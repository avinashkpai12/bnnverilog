==> flow/design.v <==
module BNN
(
	input wire		run,		 
	output reg		busy,
	input wire 		reset,		 
	input wire		clk,		 
	output reg [11:0]	dut_sram_write_address,
	output reg [15:0]	dut_sram_write_data,
	output reg 			wr_enable,
	output reg [11:0]	dut_sram_read_address,	 
	input wire [15:0]	sram_dut_read_data,	 
	output reg [11:0]	dut_wmem_read_address,
	input wire [15:0]	wmem_dut_read_data
);
	localparam s0  = 3'b000;
	localparam s1  = 3'b001;
	localparam s2  = 3'b010;
	localparam s3  = 3'b011;
	localparam s4  = 3'b100;
	localparam s5  = 3'b101;
	localparam s6  = 3'b110;
	localparam s7  = 3'b111;
	localparam s8  = 4'b1000;
	localparam s9  = 4'b1001;
	localparam s10 = 4'b1010;
	localparam s11 = 4'b1011;
	localparam s12 = 4'b1100;
	localparam s13 = 4'b1101;
	localparam s14 = 4'b1110;
	reg [15:0]		SizeCount;	 
	reg [15:0]		SizeCount_check;   
	reg [15:0]		Ain;		 
	reg [15:0]		Win;
	reg [15:0]		Accumulator;	 
	reg [3:0]		current_state;	 
	reg [3:0]		next_state;	 
	reg [1:0]		size_count_sel;	 
	reg [1:0]		wmem_read_addr_sel; 
	reg [1:0]		write_addr_sel;  
	reg [1:0]		read_addr_sel;	 
	reg				WEnable;  
	reg [15:0]		RowN;
	reg [15:0]		RowN1;
	reg [15:0]		RowN2;
	reg [2:0]		result;  
	reg [15:0]		Result_RowN;  
	reg 			carry;
	reg [15:0]		Output;  
	reg 			busy_val;
	integer i;
	always @(posedge clk or negedge reset) begin
		if (!reset)begin
			current_state <= 4'b0;
			busy <= 0;
		end
		else begin
			current_state <= next_state;
			busy <= busy_val;
		end	
	end
	always @(*) begin
		casex (current_state)
			s0 : begin
				size_count_sel 	= 2'b10;
				read_addr_sel 	= 2'b10;
				wmem_read_addr_sel = 2'b10;
				write_addr_sel = 2'b10;
				wr_enable	= 1'b0;
				WEnable = 1'b0;
				busy_val = 0;
				if (run == 1'b1)
					next_state = s1;
				else
					next_state = s0;
			end
			s14 : begin
				size_count_sel 	= 2'b10;
				read_addr_sel 	= 2'b10;
				wmem_read_addr_sel = 2'b10;
				write_addr_sel = 2'b10;
				wr_enable	= 1'b0;
				WEnable = 1'b0;
				busy_val = 1;
				if (run == 1'b1)
					next_state = s1;
				else
					next_state = s0;
			end	
			s1 : begin
				size_count_sel 	= 2'b10;
				read_addr_sel 	= 2'b00;
				wmem_read_addr_sel = 2'b00;
				write_addr_sel = 2'b10;
				wr_enable	= 1'b0;
				WEnable = 1'b0;
				busy_val = 1;
				next_state 	= s2;
			end
			s2 : begin
				size_count_sel 	= 2'b10;
				read_addr_sel 	= 2'b01;
				wmem_read_addr_sel = 2'b01;
				write_addr_sel = 2'b10;
				wr_enable	= 1'b0;
				WEnable = 1'b0;
				busy_val = 1;
				if(sram_dut_read_data == 8'hff)
					next_state = s14;
				else
					next_state 	= s3;
			end
			s3 : begin
				size_count_sel 	= 2'b00;
				read_addr_sel 	= 2'b01;
				wmem_read_addr_sel = 2'b10;
				write_addr_sel = 2'b10;
				wr_enable	= 1'b0;
				WEnable = 1'b0;
				busy_val = 1;
				next_state = s4;
			end
			s4 : begin
				size_count_sel 	= 2'b00;
				read_addr_sel 	= 2'b01;
				wmem_read_addr_sel = 2'b10;
				write_addr_sel = 2'b10;
				wr_enable	= 1'b0;
				WEnable = 1'b0;
				busy_val = 1;
				next_state = s5;
			end
			s5 : begin
				size_count_sel 	= 2'b01;
				read_addr_sel 	= 2'b01;
				wmem_read_addr_sel = 2'b10;
				write_addr_sel = 2'b10;
				wr_enable	= 1'b0;
				WEnable = 1'b1;
				busy_val = 1;
				if(SizeCount == (SizeCount_check - 16'b10))
					next_state = s8;
				else
					next_state = s5;
			end
			s6 : begin
				size_count_sel 	= 2'b01;
				read_addr_sel 	= 2'b10;
				wmem_read_addr_sel = 2'b10;
				write_addr_sel = 2'b01;
				wr_enable	= 1'b1;
				WEnable = 1'b1;
				busy_val = 1;
				if (SizeCount == 16'b01)
					next_state = s7;
				else
					next_state = s6;
			end
			s7 : begin
				size_count_sel 	= 2'b10;
				read_addr_sel 	= 2'b10;
				wmem_read_addr_sel = 2'b10;
				write_addr_sel = 2'b01; 
				wr_enable	= 1'b1;
				WEnable = 1'b1;
				busy_val = 1;
				next_state = s10;
			end
			s8 : begin
				size_count_sel 	= 2'b01;
				read_addr_sel 	= 2'b01;
				wmem_read_addr_sel = 2'b10;
				write_addr_sel = 2'b00;
				wr_enable	= 1'b1;
				WEnable = 1'b1;
				busy_val = 1;
				next_state 	= s9;
			end
			s9 : begin
				size_count_sel 	= 2'b01;
				read_addr_sel 	= 2'b01;
				wmem_read_addr_sel = 2'b10;
				write_addr_sel = 2'b01;
				wr_enable	= 1'b1;
				WEnable = 1'b1;
				busy_val = 1;
				if (SizeCount == 16'b10)
					next_state = s6;
				else
					next_state 	= s9;
			end
			s10 : begin
				size_count_sel 	= 2'b10;
				read_addr_sel 	= 2'b01;
				wmem_read_addr_sel = 2'b01;
				write_addr_sel = 2'b10;
				wr_enable	= 1'b1;
				WEnable = 1'b1;
				busy_val = 1;
				next_state = s11;
				if(sram_dut_read_data == 8'hff)
					next_state = s14;
				else
					next_state 	= s11;
				end
			s11 : begin
				size_count_sel 	= 2'b00;
				read_addr_sel 	= 2'b01;
				wmem_read_addr_sel = 2'b10;
				write_addr_sel = 2'b10;
				wr_enable	= 1'b0;
				WEnable = 1'b0;
				busy_val = 1;
				next_state = s12;
				end
			s12 : begin
				size_count_sel 	= 2'b00;
				read_addr_sel 	= 2'b01;
				wmem_read_addr_sel = 2'b10;
				write_addr_sel = 2'b10;
				wr_enable	= 1'b0;
				WEnable = 1'b0;
				busy_val = 1;
				next_state = s13;
				end
			s13 : begin
				size_count_sel 	= 2'b01;
				read_addr_sel 	= 2'b01;
				wmem_read_addr_sel = 2'b10;
				write_addr_sel = 2'b10;
				wr_enable	= 1'b0;
				WEnable = 1'b1;
				busy_val = 1;
				if(SizeCount == (SizeCount_check - 16'b10))
					next_state = s9;
				else
					next_state = s13;
				end
			default : begin
				size_count_sel 	= 2'b10;
				read_addr_sel 	= 2'b10;
				wmem_read_addr_sel = 2'b10;
				write_addr_sel = 2'b10;
				wr_enable	= 1'b0;
				WEnable = 1'b0;
				busy_val = 1;
				next_state 	= s0;
			end
		endcase 
	end
	always @(posedge clk) begin
			if (size_count_sel == 2'b0)
				begin
					SizeCount <= sram_dut_read_data;
					SizeCount_check <= sram_dut_read_data;
				end
			else if (size_count_sel == 2'b01)
				begin
					SizeCount <= SizeCount - 16'b1;
					SizeCount_check <= SizeCount_check;
				end
			else if(size_count_sel == 2'b10)
				begin
					SizeCount <= SizeCount;
					SizeCount_check <= SizeCount_check;
				end
	end	
	always @(*) begin
		carry = 1'b0;
		result = 3'b0;
		Result_RowN = 16'b0;
		for(i=0; i<14; i = i+1) begin
			{carry, result} = {2'b00,((RowN2[i]~^Win[0]))} + {2'b00,((RowN2[i+1]~^Win[1]))} + {2'b00,((RowN2[i+2]~^Win[2]))} +
							{2'b00,((RowN1[i]~^Win[3]))} + {2'b00,((RowN1[i+1]~^Win[4]))} + {2'b00,((RowN1[i+2]~^Win[5]))} +
							{2'b00,((RowN[i]~^Win[6]))} + {2'b00,((RowN[i+1]~^Win[7]))} + {2'b00,((RowN[i+2]~^Win[8]))};
		if({carry,result} <= 3'b100)
			begin
				Result_RowN[i] = 0;	
			end
		else
			begin
				Result_RowN[i] = 1;
			end
	end
		if(SizeCount_check == 16'b1100) begin
			Result_RowN = {6'b0, Result_RowN[9:0]};
		end
		else if (SizeCount_check == 16'b1010) begin
			Result_RowN = {8'b0, Result_RowN[7:0]};
		end
	end
	always @(posedge clk) begin
			if (WEnable == 1'b0) begin
				Ain <= 16'b0;
				Win <= 16'b0;
				RowN<= 16'b0;
				RowN1<= 16'b0;
				RowN2<= 16'b0;
			end
			else if (WEnable == 1'b1) begin
				Ain <= sram_dut_read_data[15:0];
				Win <= wmem_dut_read_data[15:0];
				RowN<= sram_dut_read_data[15:0];
				RowN1<=RowN;
				RowN2<=RowN1;
			end
	end
	always @(posedge clk) begin
			if (read_addr_sel == 2'b0)
				dut_sram_read_address <= 12'b0;  
			else if (read_addr_sel == 2'b01)
				dut_sram_read_address <= dut_sram_read_address + 12'b1;
			else if (read_addr_sel == 2'b10)
				dut_sram_read_address <= dut_sram_read_address;
	end
	always @(posedge clk) begin
			if(write_addr_sel == 2'b0)
				begin
					dut_sram_write_address <= 12'b0;
					dut_sram_write_data <= Result_RowN;					
				end
			else if(write_addr_sel == 2'b01)
				begin
					dut_sram_write_address <= dut_sram_write_address + 12'b1;
					dut_sram_write_data <= Result_RowN;
				end
			else if(write_addr_sel == 2'b10)
				begin	
					dut_sram_write_address <= dut_sram_write_address;
					dut_sram_write_data <= dut_sram_write_data;
				end
	end
	always @(posedge clk) begin
			if (wmem_read_addr_sel == 2'b0)
				dut_wmem_read_address <= 12'b1;  
			else if (wmem_read_addr_sel == 2'b01)
				dut_wmem_read_address <= 12'b1;
			else if (wmem_read_addr_sel == 2'b10)
				dut_wmem_read_address <= dut_wmem_read_address;
	end
endmodule
Step by step through the tools: BNN
Tool output for the design above, in the order of the flow.
Lines are those of the file above, counted from 1.
Operators carry their Yosys type and port widths (W data, S select, Z words).
Cell names lack the library's common part.
A cell with n/a has no value.
Inputs
  design top: BNN
  clock input: clk
  library: sky130hd
  library corner: tt_025C_1v80

After elaboration
Source: Yosys, flattened and elaborated, memories not mapped. Widths are those after wreduce. Registers that Yosys merges into a memory's read port (data or address) are not register bits. Print and check cells do not count. Equal cells are merged and count once.
Word-level totals
  output and inout port bits: 54
  bits in registers: 134
  word-level cells: 337
  bits of input ports: 35
Cells by class
  $lt $le $gt $ge: 14
  bitwise operators: 126
  equality and inequality tests: 23
  multiplexer cells: 34
  $add $sub $neg: 116
  reduce/logical cells: 13
Operators by type and width (count)
  $add A4 B1 Y4: 70
  $xnor A1 B1 Y1: 126
  $mux W16: 4
  $add A3 B1 Y4: 14
  $le A4 B3 Y1 const B: 14
  $pmux W4 S14: 1
  $add A2 B1 Y3: 14
  $eq A16 B4 Y1 const B: 2
  $add A1 B1 Y2: 14
  $eq A4 B4 Y1 const B: 7
  $mux W14: 2
  $add A12 B1 Y12 const B: 2
  $mux W1: 19
  $sub A16 B1 Y16 const B: 1
  $eq A16 B1 Y1 const B: 1
  $eq A16 B16 Y1: 1
  $sub A16 B2 Y16 const B: 1
  $eq A16 B2 Y1 const B: 1
  $eq A16 B8 Y1 const B: 1
  $eq A4 B3 Y1 const B: 4
  $pmux W2 S2: 3
  $mux W4: 3
  $reduce_or A10 Y1: 1
  $reduce_or A5 Y1: 2
  $eq A4 B2 Y1 const B: 2
  $reduce_or A7 Y1: 1
  $eq A2 B1 Y1 const B: 3
  $logic_not A2 Y1: 3
Not listed: further kinds 7, cells in them 9.

Logic depth
Yosys ltp: most cells in a row. Word level: on the elaborated netlist, between registers, memories and ports. Mapped: between sequential cells and ports; inverters and the memories' decode and read muxes count.
Logic depth
  depth after elaboration: 15
  ABC_AREA: 0
  mapped depth: 13
  mapped depth without buffers: 11

After synthesis
Yosys stat after the flow's synthesis: flattened, memories mapped to cells. It holds for the ABC_AREA given above (unset counts as 0); a run with the other value may have another netlist.
Mapped netlist
  buffer cells: 45
  chip area (Yosys): 9206.3 µm²
  mapped flip-flops: 143
  cells in the netlist: 884
  area of sequential cells: 3404.5 µm²
Cell types
  dfxtp_1: count 81, area in all 1.62E+03 µm²
  fa_1: count 70, area in all 1.4E+03 µm²
  edfxtp_1: count 46, area in all 1.38E+03 µm²
  xor2_1: count 125, area in all 1094.8 µm²
  xnor2_1: count 56, area in all 490.47 µm²
  ha_1: count 34, area in all 425.408 µm²
  dfrtp_1: count 15, area in all 375.36 µm²
  nor2b_1: count 60, area in all 375.36 µm²
  inv_1: count 74, area in all 277.766 µm²
  o21ai_0: count 54, area in all 270.259 µm²
  nand2_1: count 49, area in all 183.926 µm²
  a21oi_1: count 29, area in all 145.139 µm²
  nor2_1: count 29, area in all 108.854 µm²
  buf_4: count 14, area in all 105.101 µm²
  clkbuf_1: count 27, area in all 101.347 µm²
  or3_1: count 16, area in all 100.096 µm²
  nor3_1: count 15, area in all 75.072 µm²
  a21o_1: count 8, area in all 60.058 µm²
Other cell types: 34; their cells: 82.

Worst setup path after synthesis
Source: OpenSTA report_checks on the synthesized netlist (no wires, ideal clock, input and output delay 20% of the period each), path of least setup slack; recovery checks are left aside. Register names are those of the netlist, which keeps one name where synthesis merged equal registers.
Timing path after synthesis
  kind: register to register
  from: reg Win[0]
  to: reg dut_sram_write_data[9]
  period: 5.59 ns
  path delay: 4.161 ns
  data required time: 5.326 ns
  stages on the path: 14
  path buffers: 2
  setup slack: 1.429 ns
  setup time: 0.264 ns
  arrival: 3.897 ns
  time at the first pin: 0.000 ns
  period reached after synthesis: 4.161 ns
"path delay" = arrival - input delay + setup time.
"stages on the path": output pins that drive a net of the path, with the launching flip-flop's if there is one; two outputs of one cell count as two.
"period reached after synthesis" is the clock period less the worst setup slack; recovery checks do not enter. This is arithmetic on one report: input and output delays are still those of the set period (20% each).
Between the ends stands the longest chain of elaborated cells between them, by number of cells; it is not shown to be the way that was timed. Of several equally long chains one is given.
A line is the first line of the expression or statement that the cell stems from. Yosys adds cells for indexed reads and writes and turns some case tables into memories.
At most two assigning lines are given for a register; there are more.
On the way, after synthesis
  cell sequence: dfxtp_1 clkbuf_1 clkbuf_1 xnor2_1 fa_1 inv_1 fa_1 fa_1 inv_1 fa_1 fa_1 xor2_1 o21ai_0 a21oi_1
  length of the longest elaborated chain: 15
  elaborated cells between the ends (all ways): 15
  source lines of those cells: 6
  classes of those cells: add/sub (8); compare (1); mux (5); logic (1)
RTL lines, path after synthesis
  start, assigned: line 294  | Win <= 16'b0;
  start, assigned: line 301  | Win <= wmem_dut_read_data[15:0];
  $xnor A1 B1 Y1: line 272  | {carry, result} = {2'b00,((RowN2[i]~^Win[0]))} + {2'b00,((RowN2[i+1]~^Win[1]))} + {2'b00,((RowN2[i+2]~^Win[2]) ...
  $add A1 B1 Y2: line 272
  $add A2 B1 Y3: line 272
  $add A3 B1 Y4: line 272
  $add A4 B1 Y4 x5: line 272
  $le A4 B3 Y1: line 275  | if({carry,result} <= 3'b100)
  $mux W1: line 275
  $mux W14: line 287  | else if (SizeCount_check == 16'b1010) begin
  $mux W14: line 284  | if(SizeCount_check == 16'b1100) begin
  $mux W16: line 321  | else if(write_addr_sel == 2'b01)
  $mux W16: line 316  | if(write_addr_sel == 2'b0)
  end, assigned: line 319  | dut_sram_write_data <= Result_RowN;
  end, assigned: line 324  | dut_sram_write_data <= Result_RowN;
  end, declared: line 8  | output reg [15:0] dut_sram_write_data,

Timing after layout
From the final timing report of record 1: the path of least setup slack in the routed layout; clock arrival at registers is part of the times.
Timing path after layout
  kind: register to register
  from: reg Win[1]
  to: reg dut_sram_write_data[13]
  period: 5.34 ns
  arrival: 4.01 ns
  time at the first pin: 0.42 ns
  data required time: 5.49 ns
  setup slack: 1.48 ns
  path buffers: 0
  setup time: 0.28 ns
  stages on the path: 11
Between the ends stands the longest chain of elaborated cells between them, by number of cells; it is not shown to be the way that was timed. Of several equally long chains one is given.
At most two assigning lines are given for a register; there are more.
On the way, after layout
  cell sequence: dfxtp_4 xor2_1 fa_1 fa_1 fa_1 inv_1 fa_1 fa_1 xor2_1 o21ai_0 a21oi_1
  length of the longest elaborated chain: 15
  elaborated cells between the ends (all ways): 15
  source lines of those cells: 6
  classes of those cells: add/sub (8); compare (1); mux (5); logic (1)
RTL lines, path after layout
  start, assigned: line 294  | Win <= 16'b0;
  start, assigned: line 301  | Win <= wmem_dut_read_data[15:0];
  $xnor A1 B1 Y1: line 272  | {carry, result} = {2'b00,((RowN2[i]~^Win[0]))} + {2'b00,((RowN2[i+1]~^Win[1]))} + {2'b00,((RowN2[i+2]~^Win[2]) ...
  $add A1 B1 Y2: line 272
  $add A2 B1 Y3: line 272
  $add A3 B1 Y4: line 272
  $add A4 B1 Y4 x5: line 272
  $le A4 B3 Y1: line 275  | if({carry,result} <= 3'b100)
  $mux W1: line 275
  $mux W14: line 287  | else if (SizeCount_check == 16'b1010) begin
  $mux W14: line 284  | if(SizeCount_check == 16'b1100) begin
  $mux W16: line 321  | else if(write_addr_sel == 2'b01)
  $mux W16: line 316  | if(write_addr_sel == 2'b0)
  end, assigned: line 319  | dut_sram_write_data <= Result_RowN;
  end, assigned: line 324  | dut_sram_write_data <= Result_RowN;
  end, declared: line 8  | output reg [15:0] dut_sram_write_data,

Lab notebook: BNN

Below are 2 stored runs of the flow (Yosys, OpenROAD; platform sky130hd) on BNN, each with its settings and what was measured, unordered. Constraints: input delay and output delay 20% of the set period each, output load 0.01 pF.
"worst setup path time (ns)" is the time allowed to the run's worst setup path (the clock period less input and output delay, where it has them) less its slack. Clock arrival times count: a late capture clock shortens it, a late launch clock lengthens it.

Flow files of record 1
==> flow/run.sh <==
#!/bin/bash
# the make line also repeats the synthesis and layout settings of config.mk as NAME=value (left out here)
make -C /OpenROAD-flow-scripts/flow DESIGN_CONFIG=/design/flow/config.mk WORK_HOME=/design/flow/orfs CLKGATE_MAP_FILE= finish
==> flow/config.mk <==
export PLATFORM = sky130hd
export DESIGN_NAME = BNN
export DESIGN_NICKNAME = BNN
export VERILOG_FILES = /design/flow/design.v
export SDC_FILE = /design/flow/constraint.sdc
export NUM_CORES = 4
export LEC_CHECK = 0
export CAP_MARGIN = 20
export CORE_MARGIN = 2
export CORE_UTILIZATION = 65
export GPL_TIMING_DRIVEN = 1
export MIN_ROUTING_LAYER = met1
export PLACE_DENSITY_LB_ADDON = 0.03
export SETUP_SLACK_MARGIN = 1.2
export SLEW_MARGIN = 20
export TNS_END_PERCENT = 30
==> flow/constraint.sdc <==
create_clock -name core_clock -period 5.34 [get_ports {clk}]
set_input_delay 1.0680 -clock core_clock [delete_from_list [all_inputs] [get_ports {clk}]]
set_output_delay 1.0680 -clock core_clock [all_outputs]
set_load 0.01 [all_outputs]

report of record 1
yosys chip area after synthesis (um^2): 9206.3
finish__design__die__area: 15131.5
finish__design__instance__utilization: 0.7579
finish__timing__setup__ws: 1.477
finish__timing__setup__tns: 0.000
finish__timing__hold__ws: 0.385
worst setup path time (ns): 3.86
worst setup path kind: register to register

Flow files of record 2
==> flow/run.sh <==
#!/bin/bash
# the make line also repeats the synthesis and layout settings of config.mk as NAME=value (left out here)
make -C /OpenROAD-flow-scripts/flow DESIGN_CONFIG=/design/flow/config.mk WORK_HOME=/design/flow/orfs CLKGATE_MAP_FILE= finish
==> flow/config.mk <==
export PLATFORM = sky130hd
export DESIGN_NAME = BNN
export DESIGN_NICKNAME = BNN
export VERILOG_FILES = /design/flow/design.v
export SDC_FILE = /design/flow/constraint.sdc
export NUM_CORES = 4
export LEC_CHECK = 0
export ABC_AREA = 1
export CAP_MARGIN = 20
export CORE_MARGIN = 2
export CORE_UTILIZATION = 22
export CTS_CLUSTER_SIZE = 18
export GPL_ROUTABILITY_DRIVEN = 1
export GPL_TIMING_DRIVEN = 1
export SLEW_MARGIN = 20
==> flow/constraint.sdc <==
create_clock -name core_clock -period 3.96 [get_ports {clk}]
set_input_delay 0.7920 -clock core_clock [delete_from_list [all_inputs] [get_ports {clk}]]
set_output_delay 0.7920 -clock core_clock [all_outputs]
set_load 0.01 [all_outputs]

report of record 2
yosys chip area after synthesis (um^2): 9669.3
finish__design__die__area: 45644.2
finish__design__instance__utilization: 0.2685
finish__timing__setup__ws: 0.116
finish__timing__setup__tns: 0.000
finish__timing__hold__ws: 0.379
worst setup path time (ns): 3.84
worst setup path kind: register to register
